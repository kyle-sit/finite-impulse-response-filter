==> flow/design.v <==
module SSE (
	input logic clk, rst, stop,
	input logic [31:0] A, B,
	output logic ready, next,
	output logic [31:0] Y
);
	logic [2:0] state;
	parameter idle = 3'd0, subtract = 3'd1, multiply = 3'd2, add = 3'd3, stopped = 3'd4;
	logic [31:0] difference, product;
	logic [4:0] wc;
	logic ready1, busy1, ready2, busy2, ready3, busy3, start1, start2, start3;
	adder_fp adder1 (
		.clk(clk), .start(start1), .op(1),
		.A(A), .B(B),
		.ready(ready1), .busy(busy1),
		.Y(difference)
	);
	multiplier_fp multiplier1 (
		.clk(clk), .start(start2),
		.A(difference), .B(difference),
		.ready(ready2), .busy(busy2),
		.Y(product)
	);
	adder_fp adder2 (
		.clk(clk), .start(start3), .op(0),
		.A(Y), .B(product),
		.ready(ready3), .busy(busy3),
		.Y(Y)
	);
	always_ff @(posedge clk) begin
		if(rst) begin
			Y <= 0;
			next <= 1;
			state <= idle;
			ready <= 0;
		end
		case(state)
			idle: begin
					next <= 0;
					start1 <= 1;
					state <= subtract;
					wc <= 0;
			end
			subtract: begin
					if(wc < 6) begin
						if (wc == 5) begin
							next <= 1;
						end
						wc <= wc + 1;
						start1 <= 0;
					end
					else begin
						next <= 0;
						start1 <= 1;
						start2 <= 1;
						state <= multiply;
						wc <= 0;
					end
			end
			multiply: begin
					if(wc < 6) begin
						if (wc == 5) begin
							next <= 1;
						end
						wc <= wc + 1;
						start1 <= 0;
						start2 <= 0;
					end
					else begin
						next <= 0;
						start1 <= 1;
						start2 <= 1;
						start3 <= 1;
						state <= add;
						wc <= 0;
					end
			end
			add: begin
					if(wc < 6) begin
						if (wc == 5) begin
							next <= 1;
						end
						wc <= wc + 1;
						start1 <= 0;
						start2 <= 0;
						start3 <= 0;
						ready <= 0;
					end
					else begin
						ready <= 1;
						next <= 0;
						start1 <= 1;
						start2 <= 1;
						start3 <= 1;
						if (stop) begin
							state <= stopped;
						end
						else begin
							state <= add;
						end
						wc <= 0;
					end
			end
			stopped: begin
				ready <= 1;
				start1 <= 0;
				start2 <= 0;
				start3 <= 0;
				next <= 0;
			end
		endcase
	end
endmodule
module adder_fp(
	input logic clk, start, op,
	input logic [31:0] A, B,
	output logic ready, busy,
	output logic [31:0] Y	
);
	logic [3:0] state = 4'd0;  
	parameter idle = 4'd0, checks = 4'd1, operation = 4'd2, addition = 4'd3, subtraction = 4'd4, leadingZero = 4'd5, 
		finished = 4'd6;
	logic A_sign, B_sign, isSet, group2;
	logic [23:0] A_mantissa, B_mantissa, final_mantissa;
	logic [7:0] A_exponent, B_exponent, final_exponent;
	logic [24:0] output_mantissa;
	always_ff @(posedge clk) begin
		case(state)
			idle: begin
				ready <= 0;
				busy <= 0;
				if (start) begin
					state <= checks;
					A_sign <= A[31];
					A_exponent <= A[30:23];
					A_mantissa <= {1'b1, A[22:0]};
					B_sign <= B[31];
					B_exponent <= B[30:23];
					B_mantissa <= {1'b1, B[22:0]};
					isSet <= 0;
					group2 <= 0;
				end
			end
			checks: begin
				busy <= 1;
				if (A == 0) begin
					if (!op) begin
						Y <= B;
					end
					else begin
						Y <= {!B[31], B[30:0]};
					end
					isSet <= 1;
					state <= finished;
				end
				else if (B == 0) begin
					Y <= A;
					isSet <= 1;
					state <= finished;
				end
				else if(((A_exponent == 8'b11111111) && (A_mantissa[22:0] > 0)) || ((B_exponent == 8'b11111111) && (B_mantissa[22:0] > 0))) begin
					Y <= {1'b0,8'b11111111,22'b0,1'b1};
					isSet <= 1;
					state <= finished;
				end
				else if ((A_exponent == 8'b11111111 && A_mantissa[22:0] == 0) && (B_exponent == 8'b11111111 && B_mantissa[22:0] == 0)) begin
					if (A_sign == B_sign) begin
						if (op) begin
							Y <= {1'b0,8'b11111111,22'b0,1'b1};
							isSet <= 1;
							state <= finished;
						end
						else begin
							Y <= A;
							isSet <= 1;
							state <= finished;
						end
					end
					else begin
						if(!op) begin
							Y <= {1'b0,8'b11111111,22'b0,1'b1};
							isSet <= 1;
							state <= finished;
						end
						else begin
							Y <= A;
							isSet <= 1;
							state <= finished;
						end
					end
				end
				else if (A_exponent == 8'b11111111 && A_mantissa[22:0] == 0) begin
					Y <= A;
					isSet <= 1;
					state <= finished;
				end
				else if (B_exponent == 8'b11111111 && B_mantissa[22:0] == 0) begin
					Y <= B;
					isSet <= 1;
					state <= finished;
				end
				else begin
					if (A_exponent < B_exponent) begin
						A_mantissa <= A_mantissa >> (B_exponent - A_exponent);
						final_exponent <= B_exponent;
					end
					else begin 
						B_mantissa <= B_mantissa >> (A_exponent - B_exponent);
						final_exponent <= A_exponent;
					end
					state <= operation;
				end
			end
			operation: begin
					if ((!op && !A_sign && !B_sign) || (!op && A_sign && B_sign) || (op && !A_sign && B_sign) || (op && A_sign && !B_sign)) begin
						output_mantissa <= A_mantissa + B_mantissa;
						state <= addition;
					end
					else begin
						group2 <= 1;
						state <= subtraction;
					end
			end
			addition: begin
				if (output_mantissa[24] == 1) begin
					final_exponent <= final_exponent + 1;
					if (output_mantissa[0] == 1) begin
						final_mantissa <= output_mantissa[24:1] + 1;
					end
					else begin
						final_mantissa <= output_mantissa[24:1];
					end
					if (final_exponent == 255) begin
						final_mantissa <= 0;
					end
				end
				else begin
					final_mantissa <= output_mantissa[23:0];
				end
				state <= finished;
			end
			subtraction: begin
				if (A_mantissa < B_mantissa) begin 
					output_mantissa <= B_mantissa - A_mantissa;
					state <= leadingZero;
				end
				else if (B_mantissa < A_mantissa) begin
					output_mantissa <= A_mantissa - B_mantissa;
					state <= leadingZero;
				end
				else begin
						Y <= 0;
						state <= finished;
						isSet <= 1;
				end
			end
			leadingZero: begin
				casez(output_mantissa[23:0])
					24'b1???????????????????????: begin final_mantissa <= output_mantissa[23:0]; end
					24'b01??????????????????????: begin final_mantissa <= output_mantissa[23:0] << 1; final_exponent <= final_exponent - 1; end
					24'b001?????????????????????: begin final_mantissa <= output_mantissa[23:0] << 2; final_exponent <= final_exponent - 2; end
					24'b0001????????????????????: begin final_mantissa <= output_mantissa[23:0] << 3; final_exponent <= final_exponent - 3; end
					24'b00001???????????????????: begin final_mantissa <= output_mantissa[23:0] << 4; final_exponent <= final_exponent - 4; end
					24'b000001??????????????????: begin final_mantissa <= output_mantissa[23:0] << 5; final_exponent <= final_exponent - 5; end
					24'b0000001?????????????????: begin final_mantissa <= output_mantissa[23:0] << 6; final_exponent <= final_exponent - 6; end
					24'b00000001????????????????: begin final_mantissa <= output_mantissa[23:0] << 7; final_exponent <= final_exponent - 7; end
					24'b000000001???????????????: begin final_mantissa <= output_mantissa[23:0] << 8; final_exponent <= final_exponent - 8; end
					24'b0000000001??????????????: begin final_mantissa <= output_mantissa[23:0] << 9; final_exponent <= final_exponent - 9; end
					24'b00000000001?????????????: begin final_mantissa <= output_mantissa[23:0] << 10; final_exponent <= final_exponent - 10; end
					24'b000000000001????????????: begin final_mantissa <= output_mantissa[23:0] << 11; final_exponent <= final_exponent - 11; end
					24'b0000000000001???????????: begin final_mantissa <= output_mantissa[23:0] << 12; final_exponent <= final_exponent - 12; end
					24'b00000000000001??????????: begin final_mantissa <= output_mantissa[23:0] << 13; final_exponent <= final_exponent - 13; end
					24'b000000000000001?????????: begin final_mantissa <= output_mantissa[23:0] << 14; final_exponent <= final_exponent - 14; end
					24'b0000000000000001????????: begin final_mantissa <= output_mantissa[23:0] << 15; final_exponent <= final_exponent - 15; end
					24'b00000000000000001???????: begin final_mantissa <= output_mantissa[23:0] << 16; final_exponent <= final_exponent - 16; end
					24'b000000000000000001??????: begin final_mantissa <= output_mantissa[23:0] << 17; final_exponent <= final_exponent - 17; end
					24'b0000000000000000001?????: begin final_mantissa <= output_mantissa[23:0] << 18; final_exponent <= final_exponent - 18; end
					24'b00000000000000000001????: begin final_mantissa <= output_mantissa[23:0] << 19; final_exponent <= final_exponent - 19; end
					24'b000000000000000000001???: begin final_mantissa <= output_mantissa[23:0] << 20; final_exponent <= final_exponent - 20; end
					24'b0000000000000000000001??: begin final_mantissa <= output_mantissa[23:0] << 21; final_exponent <= final_exponent - 21; end
					24'b00000000000000000000001?: begin final_mantissa <= output_mantissa[23:0] << 22; final_exponent <= final_exponent - 22; end
					default: begin final_mantissa = output_mantissa[23:0] << 23; final_exponent <= final_exponent - 23; end
				endcase
				state <= finished;
			end
			finished: begin
				if (isSet) begin
				end
				else if ((A_mantissa < B_mantissa) && group2 ) begin
					Y <= {!A_sign, final_exponent, final_mantissa[22:0]};
				end
				else begin
					Y <= {A_sign, final_exponent, final_mantissa[22:0]};
				end
				ready <= 1;
				state <= idle; 
			end
		endcase
	end
endmodule
module multiplier_fp(
	input logic clk, start,
	input logic [31:0] A, B,
	output logic ready, busy,
	output logic [31:0] Y
);
	logic [3:0] state = 4'd0;  
	parameter idle = 4'd0, checks = 4'd1, normalize = 4'd2, round = 4'd3, stillnormalized = 4'd4, finished = 4'd5;
	logic A_sign, B_sign, isSet;
	logic [23:0] A_mantissa, B_mantissa;
	logic [24:0] final_mantissa;
	logic [7:0] A_exponent, B_exponent;
	logic signed [9:0] final_exponent;
	logic [47:0] output_mantissa;
	always_ff @(posedge clk) begin
		case(state)
			idle: begin
				ready <= 0;
				busy <= 0;
				if (start) begin
					state <= checks;
					A_sign <= A[31];
					A_exponent <= A[30:23];
					A_mantissa <= {1'b1, A[22:0]};
					B_sign <= B[31];
					B_exponent <= B[30:23];
					B_mantissa <= {1'b1, B[22:0]};
					isSet <= 0;
				end
			end
			checks: begin
				busy <= 1;
				if ((A == 0) || (B == 0)) begin
					isSet <= 1;
					state <= finished;
					Y <= 0;
				end
				else if(((A_exponent == 8'b11111111) && (A_mantissa[22:0] > 0)) || ((B_exponent == 8'b11111111) && (B_mantissa[22:0] > 0))) begin
					Y <= {1'b0,8'b11111111,22'b0,1'b1};
					isSet <= 1;
					state <= finished;
				end
				else if ((A_exponent == 8'b11111111 && A_mantissa[22:0] == 0) && (B_exponent == 8'b11111111 && B_mantissa[22:0] == 0)) begin
					if (A_sign == B_sign) begin
						Y <= A;
						isSet <= 1;
						state <= finished;
					end
					else begin
						Y <= {1'b0,8'b11111111,22'b0,1'b1};
						isSet <= 1;
						state <= finished;
					end
				end
				else if (A_exponent == 8'b11111111 && A_mantissa[22:0] == 0) begin
					Y <= A;
					isSet <= 1;
					state <= finished;
				end
				else if (B_exponent == 8'b11111111 && B_mantissa[22:0] == 0) begin
					Y <= B;
					isSet <= 1;
					state <= finished;
				end
				else begin
					final_exponent <= (A_exponent + B_exponent) - 127;
					output_mantissa <= A_mantissa * B_mantissa;
					state <= normalize;
				end
			end
			normalize: begin
				if((final_exponent > 254) || (final_exponent < 1)) begin
					Y <= {1'b0,8'b11111111,22'b0,1'b1};
					state <= finished;
					isSet <= 1;
				end
				else if (output_mantissa[47] == 1) begin
					final_exponent <= final_exponent + 1;
					output_mantissa <= output_mantissa >> 23;
					state <= round;
				end
				else begin
					final_mantissa <= output_mantissa[46:23];
					state <= finished;
				end
			end
			round: begin
				if(final_exponent[8] == 1) begin
					Y <= {1'b0,8'b11111111,22'b0,1'b1};
					state <= finished;
					isSet <= 1;
				end
				else begin
					if (output_mantissa[0] == 1) begin
						final_mantissa <= output_mantissa[24:1] + 1;
					end
					else begin
						final_mantissa <= output_mantissa[24:1];
					end
				end
				state <= stillnormalized;
			end
			stillnormalized: begin
				if(final_exponent[8] == 1) begin
					Y <= {1'b0,8'b11111111,22'b0,1'b1};
					state <= finished;
					isSet <= 1;
				end
				else if(final_mantissa[24] == 1) begin
					if (final_mantissa[0] == 0) begin
						final_mantissa <= final_mantissa >> 1;
						final_exponent <= final_exponent + 1;
						state <= finished;
					end
					else begin
						final_mantissa <= final_mantissa[24:1] + 1;
						final_exponent <= final_exponent + 1;
						state <= stillnormalized;
					end
				end
				else begin
					state <= finished;
				end
			end
			finished: begin
				if (isSet) begin
				end
				else if( A_sign == B_sign ) begin
					Y <= {1'b0, final_exponent[7:0], final_mantissa[22:0]};
				end
				else begin
					Y <= {1'b1, final_exponent[7:0], final_mantissa[22:0]};
				end
				ready <= 1;
				state <= idle;
			end
		endcase
	end
endmodule
From RTL to reports: SSE
What the tools print for SSE, step after step.
Lines are those of the file above, counted from 1.
{"block": "setup", "top": "SSE", "clock_port": "clk", "library": "sky130hd", "pvt_corner": "tt_025C_1v80"}

Word-level counts
Counts by Yosys on the flattened word-level netlist (proc, flatten, opt, wreduce; memories kept). Register bits leave out memories and registers merged into their read ports (data or address). Print and check cells are left out. Cells with the same type and inputs are merged into one.
{"block": "bits", "reg_bits": 10, "input_bits": 67}
{"block": "op_classes", "add_sub_neg": 1, "n_cmp": 1, "eq_ne": 5, "mux": 15, "n_reduce_logical": 5}
{"block": "ops", "operator": "2-to-1 mux 3 bit", "n": 5}
{"block": "ops", "operator": "case mux 3 bit (select 4 bit)", "n": 1}
{"block": "ops", "operator": "case mux 5 bit (select 2 bit)", "n": 1}
{"block": "ops", "operator": "equality test 3 x 2 -> 1 bit (second input constant)", "n": 2}
{"block": "ops", "operator": "adder 5 x 1 -> 5 bit (second input constant)", "n": 1}
{"block": "ops", "operator": "< comparator 5 x 3 -> 1 bit (second input constant)", "n": 1}
{"block": "ops", "operator": "equality test 5 x 3 -> 1 bit (second input constant)", "n": 1}
{"block": "ops", "operator": "2-to-1 mux 5 bit", "n": 1}
{"block": "ops", "operator": "2-to-1 mux 1 bit", "n": 5}
{"block": "ops", "operator": "nonzero test 4 bit", "n": 1}
{"block": "ops", "operator": "case mux 1 bit (select 2 bit)", "n": 2}
{"block": "ops", "operator": "equality test 3 x 1 -> 1 bit (second input constant)", "n": 1}
{"block": "ops", "operator": "equality test 3 bit (second input constant)", "n": 1}
{"block": "ops", "operator": "zero test 3 bit", "n": 1}
{"block": "ops", "operator": "nonzero test 3 bit", "n": 1}
{"block": "ops", "operator": "OR reduction 3 bit", "n": 1}
{"block": "ops", "operator": "OR reduction 2 bit", "n": 1}

Logic depth
Yosys ltp: most cells in a row. Word level: on the elaborated netlist, between registers, memories and ports. Mapped: between sequential cells and ports; inverters and the memories' decode and read muxes count.
{"block": "depth", "depth_word": 4, "abc_area": 0, "mapped_depth": 5, "depth_no_buf": 5}

Netlist
Source: synth_stat.txt of the flow (Yosys; design flattened, memories mapped). It holds for the ABC_AREA given above (unset counts as 0); a run with the other value may have another netlist.
{"block": "mapped", "cell_count": 75, "mapped_area_um2": 737.0, "sequential_area_um2": 300.3, "ffs": 12, "buf_cells": 32}
{"block": "by_type", "cell": "sky130_fd_sc_hd__buf_4", "n": 32}
{"block": "by_type", "cell": "sky130_fd_sc_hd__edfxtp_1", "n": 6}
{"block": "by_type", "cell": "sky130_fd_sc_hd__dfxtp_1", "n": 6}
{"block": "by_type", "cell": "sky130_fd_sc_hd__nand2_1", "n": 7}
{"block": "by_type", "cell": "sky130_fd_sc_hd__ha_1", "n": 2}
{"block": "by_type", "cell": "sky130_fd_sc_hd__o32ai_2", "n": 1}
{"block": "by_type", "cell": "sky130_fd_sc_hd__nor2_1", "n": 4}
{"block": "by_type", "cell": "sky130_fd_sc_hd__inv_1", "n": 3}
{"block": "by_type", "cell": "sky130_fd_sc_hd__or4_4", "n": 1}
{"block": "by_type", "cell": "sky130_fd_sc_hd__a32o_1", "n": 1}
{"block": "by_type", "cell": "sky130_fd_sc_hd__o21ai_0", "n": 2}
{"block": "by_type", "cell": "sky130_fd_sc_hd__a211o_1", "n": 1}
{"block": "by_type", "cell": "sky130_fd_sc_hd__a31o_2", "n": 1}
{"block": "by_type", "cell": "sky130_fd_sc_hd__o31a_1", "n": 1}
{"block": "by_type", "cell": "sky130_fd_sc_hd__xnor2_1", "n": 1}
{"block": "by_type", "cell": "sky130_fd_sc_hd__a211oi_1", "n": 1}
{"block": "by_type", "cell": "sky130_fd_sc_hd__o31ai_1", "n": 1}
{"block": "by_type", "cell": "sky130_fd_sc_hd__or3_2", "n": 1}
Other cell types: 3; their cells: 3.

Path before layout
Source: OpenSTA report_checks on the synthesized netlist (no wires, ideal clock, input and output delay 20% of the period each), path of least setup slack; recovery checks are left aside. Register names are those of the netlist, which keeps one name where synthesis merged equal registers.
{"block": "synth_path", "kind": "register -> register", "start": "reg wc[2]", "end": "reg wc[2]", "tclk_ns": 1.53, "setup_ns": 0.140, "launch_ns": 0.000, "t_arrival_ns": 1.072, "t_required_ns": 1.390, "slack_ns": 0.318, "path_delay_ns": 1.212, "path_stages": 4, "n_path_buf": 0, "synth_period_reached_ns": 1.212}
"path_delay_ns" is the arrival time less input delay plus setup time.
"path_stages": output pins that drive a net of the path, with the launching flip-flop's if there is one; two outputs of one cell count as two.
"synth_period_reached_ns" = period - worst setup slack (recovery checks aside). The figure is calculated, with input and output delays left at 20% of the set period.
Between the ends stands the longest chain of elaborated cells between them, by number of cells; it is not shown to be the way that was timed. Of several equally long chains one is given.
A line is the first line of the expression or statement that the cell stems from. Yosys adds cells for indexed reads and writes and turns some case tables into memories.
At most two assigning lines are given for a register; there are more.
{"block": "synth_via", "cell_sequence": "sky130_fd_sc_hd__edfxtp_1 sky130_fd_sc_hd__a211oi_1 sky130_fd_sc_hd__o31ai_1 sky130_fd_sc_hd__nor2_1", "elab_chain_cells": 3, "cone_cells": 4, "cone_classes": "add/sub: 1; compare: 1; mux: 2"}
{"block": "synth_lines", "element": "start, declared", "line": 10, "text": "logic [4:0] wc;"}
{"block": "synth_lines", "element": "start, assigned", "line": 49, "text": "wc <= wc + 1;"}
{"block": "synth_lines", "element": "start, assigned", "line": 65, "text": "wc <= wc + 1;"}
{"block": "synth_lines", "element": "adder 5 x 1 -> 5 bit", "line": 49}
{"block": "synth_lines", "element": "2-to-1 mux 5 bit", "line": 45, "text": "if(wc < 6) begin"}
{"block": "synth_lines", "element": "case mux 5 bit (select 2 bit)", "line": 37, "text": "case(state)"}
{"block": "synth_lines", "element": "end, assigned", "line": 49}
{"block": "synth_lines", "element": "end, assigned", "line": 65}
{"block": "synth_lines", "element": "end, declared", "line": 10}

Worst path after layout
Path of least setup slack in the final report of flow run 1 (OpenROAD, finished layout, wires in). Where an end is a register, its clock arrival counts in the times.
{"block": "layout_path", "kind": "register -> register", "start": "reg wc[2]", "end": "reg wc[0]", "tclk_ns": 1.03, "setup_ns": 0.14, "launch_ns": 0.27, "t_arrival_ns": 1.38, "t_required_ns": 1.16, "slack_ns": -0.22, "path_stages": 4, "n_path_buf": 0}
Between the ends stands the longest chain of elaborated cells between them, by number of cells; it is not shown to be the way that was timed. Of several equally long chains one is given.
At most two assigning lines are given for a register; there are more.
{"block": "layout_via", "cell_sequence": "sky130_fd_sc_hd__edfxtp_1 sky130_fd_sc_hd__a211oi_4 sky130_fd_sc_hd__o31ai_4 sky130_fd_sc_hd__nor2_1", "elab_chain_cells": 3, "cone_cells": 3, "cone_classes": "compare: 1; mux: 2"}
{"block": "layout_lines", "element": "start, declared", "line": 10, "text": "logic [4:0] wc;"}
{"block": "layout_lines", "element": "start, assigned", "line": 49, "text": "wc <= wc + 1;"}
{"block": "layout_lines", "element": "start, assigned", "line": 65, "text": "wc <= wc + 1;"}
{"block": "layout_lines", "element": "< comparator 5 x 3 -> 1 bit", "line": 45, "text": "if(wc < 6) begin"}
{"block": "layout_lines", "element": "2-to-1 mux 5 bit", "line": 45}
{"block": "layout_lines", "element": "case mux 5 bit (select 2 bit)", "line": 37, "text": "case(state)"}
{"block": "layout_lines", "element": "end, assigned", "line": 49}
{"block": "layout_lines", "element": "end, assigned", "line": 65}
{"block": "layout_lines", "element": "end, declared", "line": 10}

Record of 2 stored runs of the RTL-to-layout flow on SSE, platform sky130hd. The runs are unordered. Constraints: input delay and output delay 20% of the set period each, output load 0.01 pF.
"critical_path_time_ns": the worst setup path's part of the clock period (all of it between registers, 20% less for each end at a port) less its slack. A launch clock that arrives late makes it longer, a capture clock that arrives late makes it shorter.

{"run": "flow run 1", "settings": { "period_ns": 1.03, "CAP_MARGIN": 20, "CORE_MARGIN": 2, "CORE_UTILIZATION": 40, "SLEW_MARGIN": 20 }, "results": { "critical_path_time_ns": 1.25, "worst_setup_path_type": "register -> register", "timing.setup.tns_ns": -2.607, "total_die_area_um2": 2202.0, "fin_hold_ws_ns": 0.537, "post_synth_area_um2": 737.0, "fin_util_pct": 47.2, "timing.setup.ws_ns": -0.220 }}
{"run": "flow run 2", "settings": { "period_ns": 1.73, "CORE_UTILIZATION": 57, "SETUP_SLACK_MARGIN": -0.02, "PLACE_DENSITY_LB_ADDON": 0.28, "CORE_ASPECT_RATIO": 0.55, "ABC_AREA": 1, "CTS_CLUSTER_SIZE": 60, "CAP_MARGIN": 10, "MAX_ROUTING_LAYER": "met4", "CORE_MARGIN": 2, "SLEW_MARGIN": 20 }, "outcome": "no results, floorplanning failed with PDN-0185"}
